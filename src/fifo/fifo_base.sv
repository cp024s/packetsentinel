==> flow/design.v <==
module fifo #(
    parameter DATA_WIDTH = 32,
    parameter DEPTH = 16,
    parameter ALMOST_FULL_THRESHOLD = DEPTH - 2,
    parameter ALMOST_EMPTY_THRESHOLD = 2
) (
    input logic clk,
    input logic rst,
    input logic wr_en,
    input logic rd_en,
    input logic [DATA_WIDTH-1:0] din,
    output logic [DATA_WIDTH-1:0] dout,
    output logic full,
    output logic empty,
    output logic almost_full,
    output logic almost_empty,
    output logic lookahead_valid,
    output logic [DATA_WIDTH-1:0] lookahead_data
);
    logic [DATA_WIDTH-1:0] mem [0:DEPTH-1];
    logic [$clog2(DEPTH):0] wr_ptr, rd_ptr, count;
    always_ff @(posedge clk or posedge rst) begin
        if (rst) begin
            wr_ptr <= 0;
            rd_ptr <= 0;
            count  <= 0;
        end else begin
            if (wr_en && !full) begin
                mem[wr_ptr] <= din;
                wr_ptr <= wr_ptr + 1;
            end
            if (rd_en && !empty) begin
                dout   <= mem[rd_ptr];
                rd_ptr <= rd_ptr + 1;
            end
            if (wr_en && !full && !(rd_en && !empty)) count <= count + 1;
            if (rd_en && !empty && !(wr_en && !full)) count <= count - 1;
        end
    end
    assign full         = (count == DEPTH);
    assign empty        = (count == 0);
    assign almost_full  = (count >= ALMOST_FULL_THRESHOLD);
    assign almost_empty = (count <= ALMOST_EMPTY_THRESHOLD);
    assign lookahead_valid = (count > 0);
    assign lookahead_data  = mem[rd_ptr];
endmodule
# Step by step through the tools: fifo
# The steps from the RTL of fifo to its reports follow in flow order.
# Line numbers count from 1 in the design file above.
# A cell with - has no value.
# setup
top_module	fifo
clk_port	clk
library	sky130hd
lib_corner	tt_025C_1v80

# Elaborated design
# Source: Yosys, flattened and elaborated. Widths are those after wreduce. Registers that Yosys merges into a memory's read port (data or address) are not register bits. Print and check cells do not count. Equal cells are merged and count once.
# classes
n_logic	1
shift	0
n_eq	31
multipliers	0
add_sub_neg	4
reduce_and_logical	29
n_div	0
mux	3
n_cmp	3
# op_table
operator	n
parallel mux 32 bit (select 16 bit)	1
equality test 4 bit with constant B	16
AND reduction 3 bit	16
equality test 4 x 3 -> 1 bit with constant B	8
equality test 4 x 2 -> 1 bit with constant B	4
adder 5 x 1 -> 5 bit with constant B	3
two-way mux 5 bit	2
equality test 4 x 1 -> 1 bit with constant B	2
zero test 4 bit	2
subtractor 5 x 1 -> 5 bit with constant B	1
> comparator 5 x 1 -> 1 bit with constant B	1
less-or-equal comparator 5 x 2 -> 1 bit with constant B	1
greater-or-equal comparator 5 x 4 -> 1 bit with constant B	1
equality test 5 bit with constant B	1
zero test 5 bit	1
logical AND 1 bit	4
zero test 1 bit	4
AND reduction 2 bit	1
nonzero test 2 bit	1
inverter 1 bit	1
# word_totals
mem_count	0
input_bits	36
ram_bits	0
clocked_rd_ports_x_width	0
latchBits	0
rom_bits	0
out_inout_bits	69
word_cells	91
regBits	559

# Logic depth
# Yosys ltp: most cells in a row. Word level: on the elaborated netlist, between registers, memories and ports. Mapped: between sequential cells and ports; inverters and the memories' decode and read muxes count.
# logic_depth
ltp_word	7
abc_area	0
depth_mapped	10

# Mapped cells and area
# Yosys stat after the flow's synthesis: flattened, memories mapped to cells. It holds for the ABC_AREA given above (unset counts as 0); a run with the other value may have another netlist.
# mapped
seq_area_um2	16661.0
yosys_area_um2	21236.6
buffers	84
stdcells	1237
ff_cells	557
# types
type	n	type_area_um2
sky130_fd_sc_hd__edfxtp_1	544	1.63E+04
sky130_fd_sc_hd__mux2i_1	42	420.403
sky130_fd_sc_hd__a22oi_1	53	397.882
sky130_fd_sc_hd__a222oi_1	33	330.317
sky130_fd_sc_hd__dfrtp_1	13	325.312
sky130_fd_sc_hd__a221oi_1	34	297.786
sky130_fd_sc_hd__o21ai_0	47	235.226
sky130_fd_sc_hd__nand2_1	62	232.723
sky130_fd_sc_hd__a221o_1	19	190.182
sky130_fd_sc_hd__mux2_2	16	180.173
sky130_fd_sc_hd__a22o_1	19	166.41
sky130_fd_sc_hd__a21oi_1	32	160.154
sky130_fd_sc_hd__nand3_1	32	160.154
sky130_fd_sc_hd__nor2_1	41	153.898
sky130_fd_sc_hd__ha_1	12	150.144
sky130_fd_sc_hd__clkbuf_1	34	127.622
sky130_fd_sc_hd__buf_2	25	125.12
sky130_fd_sc_hd__nor2b_1	15	93.84
# Not listed: further types 35, cells in them 164.

# Timing after synthesis
# Source: OpenSTA report_checks on the synthesized netlist (no wires, ideal clock, input and output delay 20% of the period each), path of least setup slack; recovery checks are left aside. Register names are those of the netlist, which keeps one name where synthesis merged equal registers.
# synth_timing
path_kind	in2reg
from	in rst
to	reg mem[2][0]
input_delay_ps	742
t_required_ps	3249
setup_slack_ps	-231
path_stages	3
period_ps	3710
path_delay_ps	3199
launch_ps	742
t_arrival_ps	3480
period_less_setup_slack_ps	3941
# "path_delay_ps" is the arrival time less input delay plus setup time.
# "path_stages" counts driving pins, that of a launching flip-flop among them; a cell with two outputs on the path counts twice.
# "period_less_setup_slack_ps" = period - worst setup slack (recovery checks aside). The figure is calculated, with input and output delays left at 20% of the set period.
# Between the ends stands the longest chain of elaborated cells between them, by number of cells; it is not shown to be the way that was timed. Of several equally long chains one is given.
# A line is the first line of the expression or statement that the cell stems from. Yosys adds cells for indexed reads and writes and turns some case tables into memories.
# synth_between
path_cell_list	sky130_fd_sc_hd__a211oi_1 sky130_fd_sc_hd__nand2_1 sky130_fd_sc_hd__nor3_1
elab_chain_cells	2
# synth_rtl
element	line	text
start: declaration	8	input logic rst,
inverter 1 bit	-
AND reduction 3 bit	-
end: assignment	29	mem[wr_ptr] <= din;
end: declaration	20	logic [DATA_WIDTH-1:0] mem [0:DEPTH-1];

# Timing after layout
# From the final timing report of run 1: the path of least setup slack in the routed layout; clock arrival at registers is part of the times.
# The report prints the path's times to 10 ps; the period is as set.
# layout_timing
path_kind	reg2out
from	reg rd_ptr[0]
to	out lookahead_data[23]
setup_slack_ps	-160
t_arrival_ps	2810
t_required_ps	2650
period_ps	3310
path_stages	11
launch_ps	590
# Between the ends stands the longest chain of elaborated cells between them, by number of cells; it is not shown to be the way that was timed. Of several equally long chains one is given.
# layout_between
path_cell_list	sky130_fd_sc_hd__dfrtp_2 sky130_fd_sc_hd__inv_4 sky130_fd_sc_hd__ha_4 sky130_fd_sc_hd__buf_6 sky130_fd_sc_hd__a2111oi_4 sky130_fd_sc_hd__buf_4 sky130_fd_sc_hd__buf_12 sky130_fd_sc_hd__buf_16 sky130_fd_sc_hd__a222oi_1 sky130_fd_sc_hd__o2111ai_2 sky130_fd_sc_hd__buf_2
elab_chain_cells	2
# layout_rtl
element	line	text
start: declaration	21	logic [$clog2(DEPTH):0] wr_ptr, rd_ptr, count;
start: assignment	25	rd_ptr <= 0;
start: assignment	34	rd_ptr <= rd_ptr + 1;
equality test 4 bit	45	assign lookahead_data  = mem[rd_ptr];
parallel mux 32 bit (select 16 bit)	45
end: declaration	18	output logic [DATA_WIDTH-1:0] lookahead_data

Wiki page: fifo / flow data

Below are 2 stored runs of the flow (Yosys, OpenROAD; platform sky130hd) on fifo, each with its settings and what was measured, unordered. Constraints: input delay and output delay 20% of the set period each, output load 0.01 pF.
By "achieved_period_ps" is meant the clock period of the run minus its worst setup slack. This is arithmetic on one report: input and output delays are still those of the set period (20% each).
"worst_setup_path_time_ps": the worst setup path's part of the clock period (all of it between registers, 20% less for each end at a port) less its slack. A launch clock that arrives late makes it longer, a capture clock that arrives late makes it shorter.
"totalPower_w" is the tool's figure for a default switching activity; nothing was simulated.
"worst_setup_path_time_ps" is given in steps of 10 ps.

Run 1, flow files:
==> flow/run.sh <==
#!/bin/bash
# the make line also repeats the synthesis and layout settings of config.mk as NAME=value (left out here)
make -C /OpenROAD-flow-scripts/flow DESIGN_CONFIG=/design/flow/config.mk WORK_HOME=/design/flow/orfs CLKGATE_MAP_FILE= finish
==> flow/config.mk <==
export PLATFORM = sky130hd
export DESIGN_NAME = fifo
export DESIGN_NICKNAME = fifo
export VERILOG_FILES = /design/flow/design.v
export SDC_FILE = /design/flow/constraint.sdc
export NUM_CORES = 4
export LEC_CHECK = 0
export CAP_MARGIN = 40
export CELL_PAD_IN_SITES_GLOBAL_PLACEMENT = 2
export CORE_ASPECT_RATIO = 1.11
export CORE_MARGIN = 7
export CORE_UTILIZATION = 36
export PLACE_DENSITY_LB_ADDON = 0.21
export SETUP_SLACK_MARGIN = -0.05
export SLEW_MARGIN = 20
==> flow/constraint.sdc <==
create_clock -name core_clock -period 3.31 [get_ports {clk}]
set_input_delay 0.6620 -clock core_clock [delete_from_list [all_inputs] [get_ports {clk}]]
set_output_delay 0.6620 -clock core_clock [all_outputs]
set_load 0.01 [all_outputs]

==> results of run 1, as CSV <==
result,value
worst_setup_path_time_ps,2810
worst_path_kind,"reg2out"
finalUtil_pct,46.2
total_negative_slack_ps,-967
finalCellArea_um2,26877.0
yosys.chip_area_um2,21236.6
achieved_period_ps,3472
totalPower_w,0.024712
dieArea_um2,65996.2
fin_ws_ps,-162

Run 2, flow files:
==> flow/run.sh <==
#!/bin/bash
# the make line also repeats the synthesis and layout settings of config.mk as NAME=value (left out here)
make -C /OpenROAD-flow-scripts/flow DESIGN_CONFIG=/design/flow/config.mk WORK_HOME=/design/flow/orfs CLKGATE_MAP_FILE= finish
==> flow/config.mk <==
export PLATFORM = sky130hd
export DESIGN_NAME = fifo
export DESIGN_NICKNAME = fifo
export VERILOG_FILES = /design/flow/design.v
export SDC_FILE = /design/flow/constraint.sdc
export NUM_CORES = 4
export LEC_CHECK = 0
export CAP_MARGIN = 20
export CORE_MARGIN = 2
export CORE_UTILIZATION = 35
export SLEW_MARGIN = 20
==> flow/constraint.sdc <==
create_clock -name core_clock -period 4.26 [get_ports {clk}]
set_input_delay 0.8520 -clock core_clock [delete_from_list [all_inputs] [get_ports {clk}]]
set_output_delay 0.8520 -clock core_clock [all_outputs]
set_load 0.01 [all_outputs]

==> results of run 2, as CSV <==
result,value
worst_setup_path_time_ps,3310
worst_path_kind,"reg2out"
finalUtil_pct,42.6
total_negative_slack_ps,0
finalCellArea_um2,25624.6
yosys.chip_area_um2,21236.6
achieved_period_ps,4159
totalPower_w,0.017885
dieArea_um2,62662.6
fin_ws_ps,101
