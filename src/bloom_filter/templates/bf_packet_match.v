==> flow/design.v <==
  module hash ( input CLK ,input [31:0] a0,b0,c0,k0,k1,input [7:0] k2,output reg [31:0] hashkey );
  reg [31:0] a,b,c,ck,a1,b1,c1,a2,b2,c2,a3,b3,c3,c11,a11,b11,c21,a21,b21,c31;
  always @(posedge CLK)
  begin
  a <=  a0 + k0 ;
  b <=  b0 + k1;
  ck =  k2 & 8'hff;
  c  =  ck + c0;
  end
  always @(posedge CLK)
  begin
  c1  = c ^ b ;
  c11 = c1 - {b[17:0], b[31:18]};
  end
  always @(posedge CLK)
  begin
  a1 = a ^ c11 ;
  a11 = a1 - {c11[20:0], c11[31:21]};
  end
  always @(posedge CLK)
  begin
  b1 = b ^ a11;
  b11= b1 - {a11[6:0], a11[31:7]};
  end 
  always @(posedge CLK)
  begin
  c2 = c11 ^ b11;
  c21 = c2 - {b11[15:0], b11[31:16]};
  end
  always @(posedge CLK)
  begin
  a2 = a11 ^ c21;
  a21= a2 - {c21[27:0], c21[31:28]};
  end
  always @(posedge CLK)
  begin
  b2 = b11 ^ a21 ;
  b21= b2 - {a21[17:0], a21[31:18]};
  end 
  always @(posedge CLK)
  begin
  c3 = c21 ^ b21;
  c31= c3 - {b21[7:0], b21[31:8]};
  end
  always @(posedge CLK)
  begin
  hashkey = c31;
  end  
  endmodule
  module hash_port( input CLK ,input [31:0] a0,b0,c0,k01,output reg [31:0] hashkey );
  reg [31:0] a,b,c,ck,a1,b1,c1,a2,b2,c2,a3,b3,c3,c11,a11,b11,c21,a21,b21,c31;
  always @(posedge CLK)
  begin
  a <=  a0 + k01 ;
  b <=  b0 ;
  c <=  c0 ;
  end
  always @(posedge CLK)
  begin
  c1  = c ^ b ;
  c11 = c1 - {b[17:0], b[31:18]};
  end
  always @(posedge CLK)
  begin
  a1 = a ^ c11 ;
  a11 = a1 - {c11[20:0], c11[31:21]};
  end
  always @(posedge CLK)
  begin
  b1 = b ^ a11;
  b11= b1 - {a11[6:0], a11[31:7]};
  end 
  always @(posedge CLK)
  begin
  c2 = c11 ^ b11;
  c21 = c2 - {b11[15:0], b11[31:16]};
  end
  always @(posedge CLK)
  begin
  a2 = a11 ^ c21;
  a21= a2 - {c21[27:0], c21[31:28]};
  end
  always @(posedge CLK)
  begin
  b2 = b11 ^ a21 ;
  b21= b2 - {a21[17:0], a21[31:18]};
  end 
  always @(posedge CLK)
  begin
  c3 = c21 ^ b21;
  c31= c3 - {b21[7:0], b21[31:8]};
  end
  always @(posedge CLK)
  begin
  hashkey = c31;
  end  
  endmodule
# --- From RTL to reports: hash ---
# The steps from the RTL of hash to its reports follow in flow order.
# Line numbers count from 1 in the design file above.
# Operators carry their Yosys type and port widths (W data, S select, Z words).
# Library cell names are shortened.
design:
  top_module: "hash"
  clock: "CLK"
  lib: "sky130hd"
  corner: "tt_025C_1v80"

# --- After elaboration ---
# Source: Yosys, flattened and elaborated, memories not mapped. Widths are those after wreduce; folded enables and synchronous resets count as part of the registers. Registers that Yosys merges into a memory's read port (data or address) are not register bits. Print and check cells do not count. Equal cells are merged and count once.
classes:
  n_addsub: 10
  n_mul: 0
  div: 0
  n_cmp: 0
  equal: 0
  shifts: 0
  muxes: 0
  n_logic: 7
  reduce_and_logical: 0
op_table:
  columns: ["cell", "n"]
  rows:
  - ["$sub A32 B32 Y32", 7]
  - ["$xor A32 B32 Y32", 7]
  - ["$add A32 B32 Y32", 2]
  - ["$add A8 B32 Y32", 1]
word_totals:
  ff_bits: 352
  latch_bits: 0
  mem_bits_rw: 0
  romBits: 0
  clocked_rd_ports_x_width: 0
  memories: 0
  input_bits: 169
  out_inout_bits: 32
  word_cells: 28

# --- Logic depth ---
# Yosys ltp: most cells in a row. Word level: on the elaborated netlist, between registers, memories and ports. Mapped: between sequential cells and ports; inverters and the memories' decode and read muxes count.
depth:
  depth_word: 2
  ABC_AREA: 0
  ltp_mapped: 13
  ltp_nobuf: 13

# --- Synthesis result ---
# The flow's flattened synthesis, as Yosys stat reports it; memories are mapped. The netlist is that of the ABC_AREA named above (0 if unset); the other value can give another one.
# Totals and module areas in this step are rounded.
by_type:
  columns: ["cell_type", "n", "type_area_um2"]
  rows:
  - ["dfxtp_1", 352, 7.05E+03]
  - ["ha_1", 287, 3.59E+03]
  - ["xor2_1", 300, 2627.52]
  - ["xnor2_1", 205, 1.8E+03]
  - ["a21o_1", 160, 1.2E+03]
  - ["a21oi_1", 220, 1.1E+03]
  - ["inv_1", 284, 1.07E+03]
  - ["o21ai_0", 127, 635.61]
  - ["nor2_1", 139, 521.75]
  - ["nand2_1", 126, 472.954]
  - ["nand3_1", 63, 315.302]
  - ["o21bai_1", 39, 292.781]
  - ["a31oi_1", 40, 250.24]
  - ["and3_1", 36, 225.216]
  - ["o21a_1", 27, 202.694]
  - ["fa_1", 10, 200.192]
  - ["nor2b_1", 32, 200.192]
  - ["nand2b_1", 30, 187.68]
# Other cell types: 49; their cells: 312.
mapped:
  stdcells: 2789
  area_um2: 24200
  seq_area_um2: 7050
  flip_flops: 352

# --- Timing after synthesis ---
# Source: OpenSTA report_checks on the synthesized netlist (no wires, ideal clock, input and output delay 20% of the period each), path of least setup slack; recovery checks are left aside. Register names are those of the netlist, which keeps one name where synthesis merged equal registers.
synth_timing:
  kind: "register to register"
  start: "register c11[0]"
  end: "register c21[30]"
  tclk_ps: 3080
  t_arrival_ps: 3136
  required_time_ps: 3018
  setup_slack_ps: -118
  path_delay_ps: 3198
  stages: 14
  n_path_buf: 0
  synth_period_reached_ps: 3198
# "path_delay_ps" is the arrival time less input delay plus setup time.
# "stages" counts driving pins, that of a launching flip-flop among them; a cell with two outputs on the path counts twice.
# "synth_period_reached_ps" = period - worst setup slack (recovery checks aside). The figure is calculated, with input and output delays left at 20% of the set period.
# The rows between start and end are the longest chain of elaborated cells between them; the timing report does not say that the signal goes this way. Where chains are equally long, one stands for them.
# A line is the first line of the expression or statement that the cell stems from. Yosys adds cells for indexed reads and writes and turns some case tables into memories.
synth_between:
  cell_sequence: "dfxtp_1 > xnor2_1 > ha_1 > inv_1 > fa_1 > a21oi_1 > o21ai_0 > a2111oi_2 > nor3b_1 > a311oi_1 > o41a_2 > nor3_1 > or4b_2 > nand3_1"
  elab_chain_len: 2
  cells_between: 2
  lines_between: 2
  cone_classes: "1 x add/sub; 1 x logic"
synth_lines:
  columns: ["element", "line", "source"]
  rows:
  - ["from (decl)", 2, "reg [31:0] a,b,c,ck,a1,b1,c1,a2,b2,c2,a3,b3,c3,c11,a11,b11,c21,a21,b21,c31;"]
  - ["from (assign)", 13, "c11 = c1 - {b[17:0], b[31:18]};"]
  - ["$xor A32 B32 Y32", 27, "c2 = c11 ^ b11;"]
  - ["$sub A32 B32 Y32", 28, "c21 = c2 - {b11[15:0], b11[31:16]};"]
  - ["to (assign)", 28, null]
  - ["to (decl)", 2, null]

# --- Timing after layout ---
# Path of least setup slack in the final report of job 1 (OpenROAD, finished layout, wires in). Where an end is a register, its clock arrival counts in the times.
# The path's times are printed in steps of 10 ps; the period is the one set.
layout_timing:
  kind: "register to register"
  start: "register b21[0]"
  end: "register c31[28]"
  tclk_ps: 4870
  t_arrival_ps: 4570
  required_time_ps: 5340
  setup_slack_ps: 770
  stages: 13
  n_path_buf: 0
# The rows between start and end are the longest chain of elaborated cells between them; the timing report does not say that the signal goes this way. Where chains are equally long, one stands for them.
layout_between:
  cell_sequence: "dfxtp_1 > xnor2_1 > ha_1 > inv_1 > fa_1 > a21o_1 > a221oi_2 > o31ai_1 > a41o_1 > and4_4 > o311a_1 > o41ai_2 > xnor2_1"
  elab_chain_len: 2
  cells_between: 2
  lines_between: 2
  cone_classes: "1 x add/sub; 1 x logic"
layout_lines:
  columns: ["element", "line", "source"]
  rows:
  - ["from (decl)", 2, "reg [31:0] a,b,c,ck,a1,b1,c1,a2,b2,c2,a3,b3,c3,c11,a11,b11,c21,a21,b21,c31;"]
  - ["from (assign)", 38, "b21= b2 - {a21[17:0], a21[31:18]};"]
  - ["$xor A32 B32 Y32", 42, "c3 = c21 ^ b21;"]
  - ["$sub A32 B32 Y32", 43, "c31= c3 - {b21[7:0], b21[31:8]};"]
  - ["to (assign)", 43, null]
  - ["to (decl)", 2, null]

# Flow measurements of hash on sky130hd: 2 stored runs with different settings, listed in no order. Input and output delays are each 20% of the period that was set; the output load is 0.01 pF.
# "critical_path_time_ps" = time allowed to the worst setup path (clock period - input delay - output delay, where it has them) - its slack; a late launch clock adds to it, a late capture clock takes from it.
# "critical_path_time_ps" is given in steps of 10 ps.
# Measured values are rounded.
runs:
  - name: "job 1"
    settings:
      period_ns: 4.87
      CORE_UTILIZATION: 67
      SETUP_SLACK_MARGIN: 0.62
      PLACE_DENSITY: 0.37
      CORE_ASPECT_RATIO: 1.46
      TNS_END_PERCENT: 70
      MAX_ROUTING_LAYER: "met4"
      CAP_MARGIN: 20
      CORE_MARGIN: 2
      SLEW_MARGIN: 20
    results:
      yosys.chip_area_um2: 24200
      final_die_area_um2: 37600
      finish.utilization_frac: 0.78
      worst_setup_slack_ps: 772
      timing.setup.tns_ps: 0
      final_hold_ws_ps: 326
      critical_path_time_ps: 4100
      critical_path_kind: "register to register"
  - name: "job 2"
    settings:
      period_ns: 5.78
      CORE_UTILIZATION: 43
      PLACE_DENSITY: 0.72
      CORE_MARGIN: 10
      TNS_END_PERCENT: 60
      ABC_AREA: 0
      GPL_ROUTABILITY_DRIVEN: 1
      MAX_ROUTING_LAYER: "met5"
      CAP_MARGIN: 20
      SLEW_MARGIN: 20
    results:
      yosys.chip_area_um2: 24200
      final_die_area_um2: 66100
      finish.utilization_frac: 0.513
      worst_setup_slack_ps: 1730
      timing.setup.tns_ps: 0
      final_hold_ws_ps: 324
      critical_path_time_ps: 4050
      critical_path_kind: "register to register"
